==> flow/design.v <==
`timescale 1ns / 1ps
module Main(
         clk,                 
         rst_n,               
         sel_n,               
			LED,					
         dac_clk1,
         dac_clk2,
         dac_wrt1,
         dac_wrt2,
         dac_c1,
         dac_c2
    );
input clk,rst_n;
input [3:0] sel_n;
output reg [3:0] LED;
output dac_clk1,dac_clk2,dac_wrt1,dac_wrt2;
output reg [9:0] dac_c1,dac_c2;
reg [4:0] address  = 5'b0;
reg [9:0] halfsine [0:31];
reg [9:0] sine [0:31];
reg [9:0] fsine [0:31];
assign dac_wrt1 =  clk;
assign dac_wrt2 =  clk;
assign dac_clk1 =  clk;
assign dac_clk2 =  clk;
initial begin
    halfsine[0] = 0;
	 halfsine[1] = 64;
    halfsine[2] = 128;
	 halfsine[3] = 188;
    halfsine[4] = 248;
	 halfsine[5] = 304;
    halfsine[6] = 360;
	 halfsine[7] = 412;
    halfsine[8] = 464;
	 halfsine[9] = 500;
    halfsine[10] = 536;
	 halfsine[11] = 564;
    halfsine[12] = 592;
	 halfsine[13] = 604;
    halfsine[14] = 616;
	 halfsine[15] = 624;
	 halfsine[16] = 632;
	 halfsine[17] = 624;
    halfsine[18] = 616;
	 halfsine[19] = 604;
    halfsine[20] = 592;
	 halfsine[21] = 564;
    halfsine[22] = 536;
	 halfsine[23] = 500;
    halfsine[24] = 464;
	 halfsine[25] = 412;
    halfsine[26] = 360;
	 halfsine[27] = 304;
    halfsine[28] = 248;
	 halfsine[29] = 188;
    halfsine[30] = 128;
	 halfsine[31] = 64;
	 sine[0] = 0;
    sine[1] = 64;
    sine[2] = 128;
    sine[3] = 192;
    sine[4] = 256;
    sine[5] = 320;
    sine[6] = 384;
    sine[7] = 448;
	 sine[8] = 512;
    sine[9] = 576;
    sine[10] = 640;
    sine[11] = 704;
    sine[12] = 768;
    sine[13] = 832;
    sine[14] = 896;
    sine[15] = 960;
	 sine[16] = 1023;
    sine[17] = 960;
    sine[18] = 896;
    sine[19] = 832;
    sine[20] = 768;
    sine[21] = 704;
    sine[22] = 640;
    sine[23] = 576;
	 sine[24] = 512;
    sine[25] = 448;
    sine[26] = 384;
    sine[27] = 320;
    sine[28] = 256;
    sine[29] = 192;
    sine[30] = 128;
    sine[31] = 64;
	 fsine[0] = 474;
    fsine[1] = 570;
    fsine[2] = 660;
    fsine[3] = 744;
    fsine[4] = 822;
    fsine[5] = 876;
    fsine[6] = 918;
    fsine[7] = 936;
	 fsine[8] = 948;
    fsine[9] = 936;
    fsine[10] = 918;
    fsine[11] = 876;
    fsine[12] = 822;
    fsine[13] = 744;
    fsine[14] = 660;
    fsine[15] = 570;
	 fsine[16] = 474;
    fsine[17] = 378;
    fsine[18] = 288;
    fsine[19] = 204;
    fsine[20] = 126;
    fsine[21] = 72;
    fsine[22] = 30;
    fsine[23] = 12;
	 fsine[24] = 0;
    fsine[25] = 12;
    fsine[26] = 30;
    fsine[27] = 72;
    fsine[28] = 126;
    fsine[29] = 204;
    fsine[30] = 288;
    fsine[31] = 378;
end 
always@(negedge clk or negedge rst_n)
begin
	if(rst_n == 1'b0)
	begin
		address   <= 4'b0;
      dac_c1    <= 10'b0;
      dac_c2    <= 10'b0; 
	end
	else
	begin 
		case(sel_n)
			4'b1110: begin
				dac_c1<=halfsine[address];
				dac_c2<=halfsine[address];
				address <= address+1;
				LED <= 4'b1110;
				end
			4'b1101: begin
				dac_c1<=sine[address];
				dac_c2<=sine[address];
				address <= address+1;
				LED <= 4'b1101;
				end
			4'b1011: begin
				dac_c1<=halfsine[address];
				dac_c2<=halfsine[address];
				address <= address+1;
				LED <= 4'b1011;
				end
			default: begin
				dac_c1<=fsine[address];
				dac_c2<=fsine[address];
				address <= address+1;
				LED <= 4'b0111;
				end
		endcase
	end
end
endmodule
# From RTL to reports: Main
# The steps from the RTL of Main to its reports follow in flow order.
# Lines are those of the file above, counted from 1.
# Cell names lack the library's common part.
# A cell with - has no value.
dict set report design {
  design {Main}
  clock_port {clk}
  library {sky130hd}
  lib_corner {tt_025C_1v80}
}

# After elaboration
# Source: Yosys, flattened and elaborated, memories not mapped. Widths are those after wreduce; folded enables and synchronous resets count as part of the registers. Registers that Yosys merges into a memory's read port (data or address) are not register bits. Print and check cells do not count.
# Memory sizes are those after Yosys's memory passes, which may raise the word count (mostly to a power of two), join words into wider ones and drop unused or constant bits.
dict set report word_totals {
  romBits 864
  ff_bits 19
  wordCells 13
  output_inout_bits 28
  n_memories 3
}
# memory words word_bits read_ports write_ports line
set memory_table {}
lappend memory_table {sine 32 10 1 0 21} ;# reg [9:0] sine [0:31];
lappend memory_table {fsine 32 9 1 0 22} ;# reg [9:0] fsine [0:31];
lappend memory_table {halfsine 32 8 1 0 20} ;# reg [9:0] halfsine [0:31];
dict set report op_classes {
  n_reduce_logical 1
  mux 2
  n_eq 3
  addsub 1
}
# operator n
set ops {}
lappend ops {{10-bit parallel mux with 2-bit select} 1}
lappend ops {{4-bit equality test (second input constant)} 3}
lappend ops {{4-bit parallel mux with 3-bit select} 1}
lappend ops {{5-bit by 1-bit adder with 5-bit output (second input constant)} 1}
lappend ops {{2-bit OR reduction} 1}

# Depth
# Yosys ltp: most cells in a row. Word level: on the elaborated netlist, between registers, memories and ports. Mapped: between sequential cells and ports; inverters and the memories' decode and read muxes count.
dict set report depth {
  ltp_word 3
  abc_area 0
  ltp_mapped 8
  depth_no_buf 6
}

# After synthesis
# Yosys stat after the flow's synthesis: flattened, memories mapped to cells. It holds for the ABC_AREA given above (unset counts as 0); a run with the other value may have another netlist.
# The area totals of this step are shown rounded.
dict set report mapped {
  stdcells 196
  n_buf 30
  ff_cells 19
  seq_area_um2 500
  area_um2 1800
}
# type n area_total_um2
set by_type {}
lappend by_type {dfrtn_1 15 375.36}
lappend by_type {ha_1 14 175.168}
lappend by_type {edfxtp_1 4 120.115}
lappend by_type {buf_4 15 112.608}
lappend by_type {mux4_2 4 90.086}
lappend by_type {a211oi_1 7 52.55}
lappend by_type {o21ai_0 10 50.048}
lappend by_type {a21oi_1 9 45.043}
lappend by_type {o211ai_1 6 45.043}
lappend by_type {mux2i_1 4 40.038}
lappend by_type {nand2_1 10 37.536}
lappend by_type {nor2_1 10 37.536}
lappend by_type {o31ai_1 5 37.536}
lappend by_type {a211o_1 4 35.034}
lappend by_type {a311oi_1 4 35.034}
lappend by_type {buf_2 7 35.034}
lappend by_type {inv_1 9 33.782}
lappend by_type {mux2_2 3 33.782}
# Other cell types: 33; their cells: 56.

; Stored flow runs of Main (2 of them; Yosys, OpenROAD, sky130hd). They differ in their settings and are not a sequence. Constraints: input delay and output delay 20% of the set period each, output load 0.01 pF.
; "final_power_uw" is the tool's figure for a default switching activity; nothing was simulated.
; Results are given in rounded form.

[entry A: settings]
period_ns = 5.28
CORE_UTILIZATION = 21
SETUP_SLACK_MARGIN = 0.81
CORE_MARGIN = 5
CELL_PAD_IN_SITES_DETAIL_PLACEMENT = 2
TNS_END_PERCENT = 100
ABC_AREA = 0
CAP_MARGIN = 30
SLEW_MARGIN = 20
[entry A: results]
synthArea_um2 = 1800
final_power_uw = 500
fin_hold_ws_ns = 0.60
setupTns_ns = 0.000
final_setup_ws_ns = 0.62
dieArea_um2 = 11000
final_cell_area_um2 = 2200
util_frac = 0.27

[entry B: settings]
period_ns = 5.62
CORE_UTILIZATION = 67
SETUP_SLACK_MARGIN = 0.19
PLACE_DENSITY_LB_ADDON = 0.18
CORE_ASPECT_RATIO = 0.95
CORE_MARGIN = 8
CELL_PAD_IN_SITES_DETAIL_PLACEMENT = 2
TNS_END_PERCENT = 40
ABC_AREA = 0
CAP_MARGIN = 20
SLEW_MARGIN = 20
[entry B: results]
outcome = no results, placement failed with DPL-0033
